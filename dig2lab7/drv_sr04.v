==> flow/design.v <==
module drv_sr04(clk, rstn, trig, echo, start, data);
input clk;    
input rstn;   
input echo;   
input start;  
output reg trig; 
output reg [9:0] data;  
reg [14:0] cnt;  
localparam INIT=0;  
localparam TRIG=1;  
localparam ECHO=2;  
localparam WAIT=3;  
reg [1:0] state;  
reg start_d0, start_d1;  
wire start_flag;  
assign start_flag = (~start_d1) & start_d0;  
always @(posedge clk or negedge rstn)
begin
  if(rstn == 0)
  begin
    data <= 10'd123;
    cnt <= 15'd0;
    trig <= 1'b0;
    start_d0 <= 1'b0;
    start_d1 <= 1'b0;
    state <= INIT;
  end
  else
  begin
  start_d0 <= start;  
  start_d1 <= start_d0;  
  case(state)
    INIT:if(start_flag && (echo==0))
         begin
           trig <= 1'b1;
           cnt <= 15'd0;
           state <= TRIG;
         end
    TRIG:if(cnt > 19)  
         begin
           trig <= 1'b0;
           cnt <= 15'd1;  
       state <= ECHO;
         end
         else cnt <= cnt + 1'b1;
    ECHO:if(echo > 0)
           state <= WAIT;
    WAIT:if(echo < 1)
         begin
           data <= ((34 * cnt) / 2000);  
			  state <= INIT;
         end 
	     else
         begin        
           cnt <= cnt + 1'b1;
           if(cnt >= 15'h7FFF)
           begin
             data <= 10'd999;
             state <= INIT;
           end
         end
  endcase
  end
end
endmodule
# ---- Step by step through the tools: drv_sr04
# What the tools print for drv_sr04, step after step.
# Line numbers count from 1 in the design file above.
# Not given: n/a
dict set report inputs {
  top_module {drv_sr04}
  clk_port {clk}
  cell_library {sky130hd}
  pvt_corner {tt_025C_1v80}
}

# ---- After elaboration
# Counts by Yosys on the flattened word-level netlist (proc, flatten, opt, wreduce; memories kept). Register bits leave out memories and registers merged into their read ports (data or address). Print and check cells are left out. Cells with the same type and inputs are merged into one.
dict set report classes {
  n_div 1
  addsub 1
  reduce_logical 10
  compare 4
  multipliers 1
  equal 8
  bitwise 3
  mux 15
}
# cell count
set op_table {}
lappend op_table {{32-bit by 11-bit divider with 32-bit output (second input constant)} 1}
lappend op_table {{5-bit by 15-bit multiplier with 20-bit output (first input constant)} 1}
lappend op_table {{15-bit parallel mux with 3-bit select} 1}
lappend op_table {{15-bit 2-to-1 mux} 3}
lappend op_table {{10-bit 2-to-1 mux} 2}
lappend op_table {{15-bit by 1-bit adder with 15-bit output (second input constant)} 1}
lappend op_table {{15-bit >= comparator (second input constant)} 1}
lappend op_table {{15-bit by 5-bit > comparator with 1-bit output (second input constant)} 1}
lappend op_table {{2-bit 2-to-1 mux} 5}
lappend op_table {{2-bit != test (second input constant)} 4}
lappend op_table {{2-bit parallel mux with 4-bit select} 1}
lappend op_table {{3-bit AND reduction} 2}
lappend op_table {{5-bit AND reduction} 1}
lappend op_table {{2-bit == test (second input constant)} 2}
lappend op_table {{2-bit nonzero test} 2}
lappend op_table {{4-bit nonzero test} 1}
lappend op_table {{3-bit != test (second input constant)} 1}
lappend op_table {{3-bit nonzero test} 1}
lappend op_table {{1-bit NOT} 2}
lappend op_table {{2-bit by 1-bit == test with 1-bit output (second input constant)} 1}
lappend op_table {{2-bit zero test} 1}
lappend op_table {{2-bit AND reduction} 1}
lappend op_table {{1-bit parallel mux with 2-bit select} 1}
lappend op_table {{1-bit 2-to-1 mux} 2}
lappend op_table {{1-bit > comparator (second input constant)} 1}
lappend op_table {{1-bit less-than comparator (second input constant)} 1}
lappend op_table {{1-bit bitwise AND} 1}
lappend op_table {{1-bit logical AND} 1}
dict set report bits {
  regBits 30
  out_inout_bits 11
  word_cells 49
  input_bits 4
}

# ---- Longest topological paths
# Depth = most cells in a row (Yosys ltp): at word level without a register or memory, in the mapped netlist without a sequential cell, where the memories' decode and read muxes count.
dict set report depth {
  ltp_word 5
  ABC_AREA 0
  mapped_depth 34
  mapped_depth_nobuf 30
}

# ---- Netlist
# Yosys stat after the flow's synthesis: flattened, memories mapped to cells. It holds for the ABC_AREA given above (unset counts as 0); a run with the other value may have another netlist.
# Totals and module areas in this step are rounded.
# cell count
set types {}
lappend types {sky130_fd_sc_hd__dfrtp_1 25}
lappend types {sky130_fd_sc_hd__ha_1 24}
lappend types {sky130_fd_sc_hd__xnor2_1 30}
lappend types {sky130_fd_sc_hd__nor2_1 63}
lappend types {sky130_fd_sc_hd__a21oi_1 46}
lappend types {sky130_fd_sc_hd__dfstp_2 7}
lappend types {sky130_fd_sc_hd__o21ai_0 34}
lappend types {sky130_fd_sc_hd__nand2_1 45}
lappend types {sky130_fd_sc_hd__mux2i_1 16}
lappend types {sky130_fd_sc_hd__xor2_1 18}
lappend types {sky130_fd_sc_hd__nand3_1 28}
lappend types {sky130_fd_sc_hd__o211ai_1 15}
lappend types {sky130_fd_sc_hd__a211oi_1 14}
lappend types {sky130_fd_sc_hd__nor3_1 20}
lappend types {sky130_fd_sc_hd__a21o_1 13}
lappend types {sky130_fd_sc_hd__inv_1 21}
lappend types {sky130_fd_sc_hd__a31oi_1 12}
lappend types {sky130_fd_sc_hd__and3_1 11}
# Other cell types: 83; their cells: 203.
dict set report mapped {
  cells 645
  yosys_area_um2 5000
  ff_cells 32
}

# ---- Worst setup path after synthesis
# Path of least setup slack by OpenSTA after synthesis, without wires, with an ideal clock, recovery checks aside; 20% of the period is set as input and as output delay. Where synthesis merged equal registers, the netlist keeps one of their names.
dict set report synth_timing {
  path_kind {reg2reg}
  from {register cnt[7]}
  to {register data[0]}
  setup_slack_ns 5.303
  clock_period_ns 13.1
  t_arrival_ns 7.708
  t_required_ns 13.011
  driving_pins 32
  n_path_buf 2
  delay_ns 7.797
  period_less_setup_slack_ns 7.797
}
# "delay_ns" is the arrival time less input delay plus setup time.
# "driving_pins" counts driving pins, that of a launching flip-flop among them; a cell with two outputs on the path counts twice.
# "period_less_setup_slack_ns" = period - worst setup slack (recovery checks aside). The figure is calculated, with input and output delays left at 20% of the set period.
# Between the ends stands the longest chain of elaborated cells between them, by number of cells; it is not shown to be the way that was timed. Of several equally long chains one is given.
# Each line given opens the expression or statement behind the cell; cells for indexed reads and writes are added by Yosys, which also makes memories of some case tables.
# A register here has more assigning lines than the two given.
dict set report synth_via {
  cell_sequence {sky130_fd_sc_hd__dfrtp_1 sky130_fd_sc_hd__ha_1 sky130_fd_sc_hd__ha_1 sky130_fd_sc_hd__buf_6 sky130_fd_sc_hd__a21o_1 sky130_fd_sc_hd__a311o_1 sky130_fd_sc_hd__a221oi_4 sky130_fd_sc_hd__o2111ai_1 sky130_fd_sc_hd__a31oi_2 sky130_fd_sc_hd__a211oi_1 sky130_fd_sc_hd__or2_1 sky130_fd_sc_hd__or3_4 sky130_fd_sc_hd__a22oi_2 sky130_fd_sc_hd__o211a_4 sky130_fd_sc_hd__buf_6 sky130_fd_sc_hd__a211oi_2 sky130_fd_sc_hd__a211oi_4 sky130_fd_sc_hd__mux2_2 sky130_fd_sc_hd__nor2_1 sky130_fd_sc_hd__o31ai_1 sky130_fd_sc_hd__a2bb2o_4 sky130_fd_sc_hd__o31a_1 sky130_fd_sc_hd__mux2_4 sky130_fd_sc_hd__a32oi_2 sky130_fd_sc_hd__a211o_4 sky130_fd_sc_hd__inv_2 sky130_fd_sc_hd__or4_1 sky130_fd_sc_hd__a41o_1 sky130_fd_sc_hd__nand2_1 sky130_fd_sc_hd__nor3b_2 sky130_fd_sc_hd__mux2i_1 sky130_fd_sc_hd__o211ai_2}
  elab_chain_cells 3
}
# item line
set synth_lines {}
lappend synth_lines {{start: declaration} 8} ;# reg [14:0] cnt;
lappend synth_lines {{start: assignment} 45} ;# else cnt <= cnt + 1'b1;
lappend synth_lines {{start: assignment} 55} ;# cnt <= cnt + 1'b1;
lappend synth_lines {{5-bit by 15-bit multiplier with 20-bit output} 50} ;# data <= ((34 * cnt) / 2000);
lappend synth_lines {{32-bit by 11-bit divider with 32-bit output} 50}
lappend synth_lines {{10-bit 2-to-1 mux} 48} ;# WAIT:if(echo < 1)
lappend synth_lines {{end: assignment} 50}
lappend synth_lines {{end: assignment} 58} ;# data <= 10'd999;
lappend synth_lines {{end: declaration} 7} ;# output reg [9:0] data;

# ---- Timing after layout
# Path of least setup slack in the final report of entry A (OpenROAD, finished layout, wires in). Where an end is a register, its clock arrival counts in the times.
dict set report layout_timing {
  path_kind {reg2reg}
  from {register cnt[7]}
  to {register data[0]}
  driving_pins 28
  clock_period_ns 11.5
  t_required_ns 11.70
  setup_slack_ns 2.02
  t_arrival_ns 9.69
  n_path_buf 0
}
# Between the ends stands the longest chain of elaborated cells between them, by number of cells; it is not shown to be the way that was timed. Of several equally long chains one is given.
# A register here has more assigning lines than the two given.
dict set report layout_via {
  cell_sequence {sky130_fd_sc_hd__dfrtp_1 sky130_fd_sc_hd__ha_1 sky130_fd_sc_hd__ha_1 sky130_fd_sc_hd__a21o_1 sky130_fd_sc_hd__a311o_1 sky130_fd_sc_hd__a221oi_4 sky130_fd_sc_hd__o2111ai_1 sky130_fd_sc_hd__a31oi_2 sky130_fd_sc_hd__a22o_1 sky130_fd_sc_hd__nor3_2 sky130_fd_sc_hd__o32a_1 sky130_fd_sc_hd__nor2_1 sky130_fd_sc_hd__a21oi_4 sky130_fd_sc_hd__o311ai_4 sky130_fd_sc_hd__mux2_2 sky130_fd_sc_hd__nand2_1 sky130_fd_sc_hd__mux2i_1 sky130_fd_sc_hd__o31a_1 sky130_fd_sc_hd__mux2_4 sky130_fd_sc_hd__a32oi_2 sky130_fd_sc_hd__a211o_4 sky130_fd_sc_hd__mux2i_4 sky130_fd_sc_hd__a21o_1 sky130_fd_sc_hd__mux2i_1 sky130_fd_sc_hd__xnor2_1 sky130_fd_sc_hd__a222oi_1 sky130_fd_sc_hd__o211ai_1 sky130_fd_sc_hd__o211ai_2}
  elab_chain_cells 3
}
# item line
set layout_lines {}
lappend layout_lines {{start: declaration} 8} ;# reg [14:0] cnt;
lappend layout_lines {{start: assignment} 45} ;# else cnt <= cnt + 1'b1;
lappend layout_lines {{start: assignment} 55} ;# cnt <= cnt + 1'b1;
lappend layout_lines {{5-bit by 15-bit multiplier with 20-bit output} 50} ;# data <= ((34 * cnt) / 2000);
lappend layout_lines {{32-bit by 11-bit divider with 32-bit output} 50}
lappend layout_lines {{10-bit 2-to-1 mux} 48} ;# WAIT:if(echo < 1)
lappend layout_lines {{end: assignment} 50}
lappend layout_lines {{end: assignment} 58} ;# data <= 10'd999;
lappend layout_lines {{end: declaration} 7} ;# output reg [9:0] data;

## Implementation results

Design drv_sr04 on sky130hd. What follows are 2 stored runs of the flow, each under its own settings; their order means nothing. The constraints put input and output delay at 20% of the set period each and load the outputs with 0.01 pF.
"total_power_mw" rests on the timing tool's default activity at the inputs, not on a simulated workload.
The results are shown rounded.

# entry A
==> flow/run.sh <==
#!/bin/bash
# the make line also repeats the synthesis and layout settings of config.mk as NAME=value (left out here)
make -C /OpenROAD-flow-scripts/flow DESIGN_CONFIG=/design/flow/config.mk WORK_HOME=/design/flow/orfs CLKGATE_MAP_FILE= finish
==> flow/config.mk <==
export PLATFORM = sky130hd
export DESIGN_NAME = drv_sr04
export DESIGN_NICKNAME = drv_sr04
export VERILOG_FILES = /design/flow/design.v
export SDC_FILE = /design/flow/constraint.sdc
export NUM_CORES = 4
export LEC_CHECK = 0
export CAP_MARGIN = 20
export CORE_MARGIN = 2
export CORE_UTILIZATION = 40
export SLEW_MARGIN = 20
==> flow/constraint.sdc <==
create_clock -name core_clock -period 11.5 [get_ports {clk}]
set_input_delay 2.3000 -clock core_clock [delete_from_list [all_inputs] [get_ports {clk}]]
set_output_delay 2.3000 -clock core_clock [all_outputs]
set_load 0.01 [all_outputs]

==> entry A: results <==
yosys_chip_area_um2=5000
die_footprint_um2=13400
finalCellArea_um2=5390
util_pct=44.5
worstSetupSlack_ns=2.02
final_setup_tns_ns=0.000
ws_hold_ns=0.437
total_power_mw=0.536

# entry B
==> flow/run.sh <==
#!/bin/bash
# the make line also repeats the synthesis and layout settings of config.mk as NAME=value (left out here)
make -C /OpenROAD-flow-scripts/flow DESIGN_CONFIG=/design/flow/config.mk WORK_HOME=/design/flow/orfs CLKGATE_MAP_FILE= finish
==> flow/config.mk <==
export PLATFORM = sky130hd
export DESIGN_NAME = drv_sr04
export DESIGN_NICKNAME = drv_sr04
export VERILOG_FILES = /design/flow/design.v
export SDC_FILE = /design/flow/constraint.sdc
export NUM_CORES = 4
export LEC_CHECK = 0
export ABC_AREA = 0
export CAP_MARGIN = 20
export CELL_PAD_IN_SITES_GLOBAL_PLACEMENT = 3
export CORE_MARGIN = 9
export CORE_UTILIZATION = 70
export MIN_ROUTING_LAYER = met2
export PLACE_DENSITY = 0.48
export SETUP_SLACK_MARGIN = 1.15
export SLEW_MARGIN = 20
==> flow/constraint.sdc <==
create_clock -name core_clock -period 7.76 [get_ports {clk}]
set_input_delay 1.5520 -clock core_clock [delete_from_list [all_inputs] [get_ports {clk}]]
set_output_delay 1.5520 -clock core_clock [all_outputs]
set_load 0.01 [all_outputs]

==> entry B: results <==
outcome="incomplete, placement halted on GPL-0301"
