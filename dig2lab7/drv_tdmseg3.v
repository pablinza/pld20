==> flow/design.v <==
module drv_tdmseg3(clk, rstn, data, segment, dden);
input clk;    
input rstn;   
input [9:0] data;  
output [6:0] segment;  
output reg [2:0] dden;  
reg[1:0] dpos;   
reg [3:0] bcd[2:0];  
reg[3:0] bcdout;  
reg [6:0] seg;  
assign segment = seg;  
always @(data)  
  begin
    bcd[0]=(data) % 10;  
    bcd[1]=(data/10) % 10;
    bcd[2]=(data/100) % 10;  
  end
always @(posedge clk, negedge rstn) 
  if(rstn == 0)
  begin
    dpos <= 0;
    dden <= 3'b001;  
    bcdout <= 4'd0;
  end
  else
    begin
      if(dpos < 2) dpos <= dpos + 1'b1;  
      else dpos <= 0;
      bcdout = bcd[dpos];
      dden <= (3'b001 << dpos);      
    end
always @(bcdout)
  case(bcdout) 
    0: seg = 7'b0111111;
    1: seg = 7'b0000110;
    2: seg = 7'b1011011;
    3: seg = 7'b1001111;
    4: seg = 7'b1100110;
    5: seg = 7'b1101101;
    6: seg = 7'b1111100;
    7: seg = 7'b0000111;
    8: seg = 7'b1111111;
    9: seg = 7'b1100111;
    default: seg = 7'b0000000;
  endcase
endmodule
**From RTL to reports: drv_tdmseg3**

The steps from the RTL of drv_tdmseg3 to its reports follow in flow order.
Line numbers count from 1 in the design file above.
Library cell names are shortened.
Not given: -

- Top module: drv_tdmseg3
- Clock: clk
- Standard-cell library: sky130hd
- Library corner: tt_025C_1v80

**Word-level counts**

Counts by Yosys on the flattened word-level netlist (proc, flatten, opt, wreduce). Print and check cells are left out. Cells with the same type and inputs are merged into one.
Memory sizes are those after Yosys's memory passes, which may raise the word count (mostly to a power of two), join words into wider ones and drop unused or constant bits.

- Flip-flop bits (word level): 9
- Bits in read-only memories: 112
- Memories kept: 1
- Output and inout port bits: 10
- Word-level cells: 17

Memories:

| name | depth | bits a word | rd ports | wr ports | RTL line | RTL |
|---|---|---|---|---|---|---|
| (no name shown) | 16 | 7 | 1 | 0 | 33 | `case(bcdout)` |

- $add $sub $neg: 1
- Divide/modulo/power cells: 5
- Magnitude comparators: 1
- Equality and inequality tests: 2
- Shifts and indexed selects: 1
- Muxes and demuxes: 2
- Reductions and logical operators: 1

Operators with widths:

| cell | number |
|---|---|
| 32-bit by 4-bit modulo with 32-bit output with constant B | 2 |
| 10-bit by 7-bit divider with 32-bit output with constant B | 1 |
| 10-bit by 4-bit divider with 32-bit output with constant B | 1 |
| 10-bit by 4-bit modulo with 32-bit output with constant B | 1 |
| 4-bit parallel mux with 3-bit select | 1 |
| 1-bit by 2-bit << shifter with 3-bit output with constant A | 1 |
| 2-bit by 1-bit adder with 2-bit output with constant B | 1 |
| 2-bit by 1-bit equality test with 1-bit output with constant B | 1 |
| 2-bit < comparator with constant B | 1 |
| 2-bit equality test with constant B | 1 |
| 2-bit zero test | 1 |
| 2-bit 2-to-1 mux | 1 |

**Depth**

Longest topological path by Yosys (ltp), each cell counted once; first at word level (registers and memories cut), then after technology mapping (sequential cells cut; the memories' decode and read muxes count).

- Depth in word-level cells: 3
- ABC_AREA: 0
- Gate-level depth with buffers: 77
- Depth with buffers taken out: 75

**Netlist**

Source: synth_stat.txt of the flow (Yosys; design flattened, memories mapped). It holds for the ABC_AREA given above (unset counts as 0); a run with the other value may have another netlist.

- Mapped cells: 593
- Cell area after synthesis: 4,171.5 µm²
- Sequential area: 201.4 µm²
- Flip-flop cells: 8

Cells by type:

| cell | number | area in all (µm²) |
|---|---|---|
| ha_1 | 49 | 613.088 |
| xnor2_1 | 28 | 245.235 |
| nor2_1 | 65 | 243.984 |
| a21oi_1 | 42 | 210.202 |
| nand2_1 | 51 | 191.434 |
| o21ai_0 | 38 | 190.182 |
| dfrtp_1 | 7 | 175.168 |
| mux2i_1 | 14 | 140.134 |
| nor3_1 | 24 | 120.115 |
| a21o_1 | 13 | 97.594 |
| inv_1 | 26 | 97.594 |
| nand3_1 | 16 | 80.077 |
| o21a_1 | 10 | 75.072 |
| a211oi_1 | 9 | 67.565 |
| mux2_2 | 6 | 67.565 |
| o211ai_1 | 9 | 67.565 |
| or3_1 | 10 | 62.56 |
| o211a_1 | 6 | 60.058 |

Not listed: further types 75, cells in them 170.

**Worst setup path after synthesis**

Source: OpenSTA report_checks on the synthesized netlist (no wires, ideal clock, input and output delay 20% of the period each), path of least setup slack; recovery checks are left aside. Register names are those of the netlist, which keeps one name where synthesis merged equal registers.

- Kind: input port to flip-flop
- From: input data[8]
- To: register bcdout[3]
- Period: 16.5 ns
- Input delay: 3.300 ns
- Arrival: 16.383 ns
- Data required time: 16.423 ns
- Slack: 0.039 ns
- Delay of the path: 13.160 ns
- Stages: 68
- Buffers on the path: 2
- Synthesis period reached: 16.461 ns

"delay of the path" is the arrival time less input delay plus setup time.
"stages": output pins that drive a net of the path, with the launching flip-flop's if there is one; two outputs of one cell count as two.
"synthesis period reached" is the clock period less the worst setup slack; recovery checks do not enter. This is arithmetic on one report: input and output delays are still those of the set period (20% each).
The rows between start and end are the longest chain of elaborated cells between them; the timing report does not say that the signal goes this way. Where chains are equally long, one stands for them.
Each line given opens the expression or statement behind the cell; cells for indexed reads and writes are added by Yosys, which also makes memories of some case tables.

- Cell sequence: ha_1 and4b_1 buf_6 mux2_4 ha_1 o211ai_1 a21boi_2 nor3_1 or2_2 ha_1 a21oi_1 nand2_1 nor4_4 o31a_1 buf_6 nor2_1 nor2_1 ha_1 (+32 left out) o21a_1 o21ai_0 nand2b_1 a2111oi_1 nor3b_1 nor3_4 mux2i_1 ha_1 a21o_1 a21o_1 or3_1 a31oi_1 o221ai_1 o21ai_2 xnor2_1 ha_1 o21a_1 a21oi_1
- Length of the longest elaborated chain: 3
- Elaborated cells between the ends (all ways): 6
- RTL lines with such cells: 4
- Those cells by class: 5 x div; 1 x mux

Ends and longest elaborated chain, after synthesis:

| element | RTL line | RTL |
|---|---|---|
| start: declaration | 4 | `input [9:0] data;` |
| 10-bit by 7-bit divider with 32-bit output | 16 | `bcd[2]=(data/100) % 10;` |
| 32-bit by 4-bit modulo with 32-bit output | 16 |  |
| 4-bit parallel mux with 3-bit select | 29 | `bcdout = bcd[dpos];` |
| end: assignment | 23 | `bcdout <= 4'd0;` |
| end: assignment | 29 |  |
| end: declaration | 9 | `reg[3:0] bcdout;` |

**Path in the finished layout**

Path of least setup slack in the final report of run 1 (OpenROAD, finished layout, wires in). Where an end is a register, its clock arrival counts in the times.

- Kind: input port to flip-flop
- From: input data[8]
- To: register bcdout[3]
- Period: 16.0 ns
- Input delay: 3.20 ns
- Arrival: 16.67 ns
- Data required time: 16.10 ns
- Slack: -0.57 ns
- Stages: 74
- Buffers on the path: 6

The rows between start and end are the longest chain of elaborated cells between them; the timing report does not say that the signal goes this way. Where chains are equally long, one stands for them.

- Cell sequence: buf_8 ha_4 and4b_1 buf_6 mux2_4 ha_4 o211ai_1 a21boi_2 buf_4 or3_4 and2_4 ha_4 o211ai_1 nand2_2 a211oi_4 buf_4 o31ai_4 nor2_1 (+38 left out) o21ai_2 nand2b_1 buf_4 a2111oi_4 nor3b_4 nor3_4 mux2i_1 ha_1 a21o_1 a21o_1 or3_1 a31oi_2 o221ai_2 o21ai_2 buf_4 mux2i_2 o21a_1 a21oi_2
- Length of the longest elaborated chain: 3
- Elaborated cells between the ends (all ways): 6
- RTL lines with such cells: 4
- Those cells by class: 5 x div; 1 x mux

Ends and longest elaborated chain, post-layout:

| element | RTL line | RTL |
|---|---|---|
| start: declaration | 4 | `input [9:0] data;` |
| 10-bit by 7-bit divider with 32-bit output | 16 | `bcd[2]=(data/100) % 10;` |
| 32-bit by 4-bit modulo with 32-bit output | 16 |  |
| 4-bit parallel mux with 3-bit select | 29 | `bcdout = bcd[dpos];` |
| end: assignment | 23 | `bcdout <= 4'd0;` |
| end: assignment | 29 |  |
| end: declaration | 9 | `reg[3:0] bcdout;` |

Flow measurements of drv_tdmseg3 on sky130hd: 2 stored runs with different settings, listed in no order. Input and output delays are each 20% of the period that was set; the output load is 0.01 pF.
By "achieved period" is meant the clock period of the run minus its worst setup slack. This is arithmetic on one report: input and output delays are still those of the set period (20% each).
By "time of the worst setup path" is meant the share of the clock period that the worst setup path is allowed (20% is reserved at inputs, 20% at outputs), minus its slack. Clock arrival times at its registers enter into it.
"power consumption" is the tool's figure for a default switching activity; nothing was simulated.

### Run 1

==> flow/run.sh <==
#!/bin/bash
# the make line also repeats the synthesis and layout settings of config.mk as NAME=value (left out here)
make -C /OpenROAD-flow-scripts/flow DESIGN_CONFIG=/design/flow/config.mk WORK_HOME=/design/flow/orfs CLKGATE_MAP_FILE= finish
==> flow/config.mk <==
export PLATFORM = sky130hd
export DESIGN_NAME = drv_tdmseg3
export DESIGN_NICKNAME = drv_tdmseg3
export VERILOG_FILES = /design/flow/design.v
export SDC_FILE = /design/flow/constraint.sdc
export NUM_CORES = 4
export LEC_CHECK = 0
export CAP_MARGIN = 20
export CELL_PAD_IN_SITES_GLOBAL_PLACEMENT = 2
export CORE_MARGIN = 2
export CORE_UTILIZATION = 42
export CTS_CLUSTER_DIAMETER = 256
export CTS_CLUSTER_SIZE = 66
export GPL_TIMING_DRIVEN = 0
export MAX_ROUTING_LAYER = met5
export MIN_ROUTING_LAYER = met1
export PLACE_DENSITY_LB_ADDON = 0.28
export SLEW_MARGIN = 20
export TNS_END_PERCENT = 55
==> flow/constraint.sdc <==
create_clock -name core_clock -period 16.0 [get_ports {clk}]
set_input_delay 3.2000 -clock core_clock [delete_from_list [all_inputs] [get_ports {clk}]]
set_output_delay 3.2000 -clock core_clock [all_outputs]
set_load 0.01 [all_outputs]

Results of run 1:
- Time of the worst setup path: 13.37 ns
- Worst setup path type: input port to flip-flop
- Post-layout utilization: 0.574
- Standard-cell area after routing: 5,584.1 µm²
- Achieved period: 16.568 ns
- Total negative setup slack: -1.539 ns
- Worst hold slack in the final report: 0.582 ns
- Area inside the die boundary: 10,745.4 µm²
- Area of the synthesized netlist: 4,171.5 µm²
- Power consumption: 1,287 uW
- Smallest setup slack: -0.568 ns

### Run 2

==> flow/run.sh <==
#!/bin/bash
# the make line also repeats the synthesis and layout settings of config.mk as NAME=value (left out here)
make -C /OpenROAD-flow-scripts/flow DESIGN_CONFIG=/design/flow/config.mk WORK_HOME=/design/flow/orfs CLKGATE_MAP_FILE= finish
==> flow/config.mk <==
export PLATFORM = sky130hd
export DESIGN_NAME = drv_tdmseg3
export DESIGN_NICKNAME = drv_tdmseg3
export VERILOG_FILES = /design/flow/design.v
export SDC_FILE = /design/flow/constraint.sdc
export NUM_CORES = 4
export LEC_CHECK = 0
export CAP_MARGIN = 20
export CORE_MARGIN = 2
export CORE_UTILIZATION = 18
export GPL_ROUTABILITY_DRIVEN = 1
export GPL_TIMING_DRIVEN = 0
export MAX_ROUTING_LAYER = met4
export SETUP_SLACK_MARGIN = 2.81
export SLEW_MARGIN = 20
==> flow/constraint.sdc <==
create_clock -name core_clock -period 13.6 [get_ports {clk}]
set_input_delay 2.7200 -clock core_clock [delete_from_list [all_inputs] [get_ports {clk}]]
set_output_delay 2.7200 -clock core_clock [all_outputs]
set_load 0.01 [all_outputs]

Results of run 2:
- Power consumption: 1,747 uW
- Achieved period: 15.867 ns
- Time of the worst setup path: 13.15 ns
- Worst setup path type: input port to flip-flop
- Standard-cell area after routing: 6,597.6 µm²
- Post-layout utilization: 0.291
- Worst hold slack in the final report: 0.569 ns
- Total negative setup slack: -8.369 ns
- Area inside the die boundary: 24,409.4 µm²
- Smallest setup slack: -2.267 ns
- Area of the synthesized netlist: 4,171.5 µm²
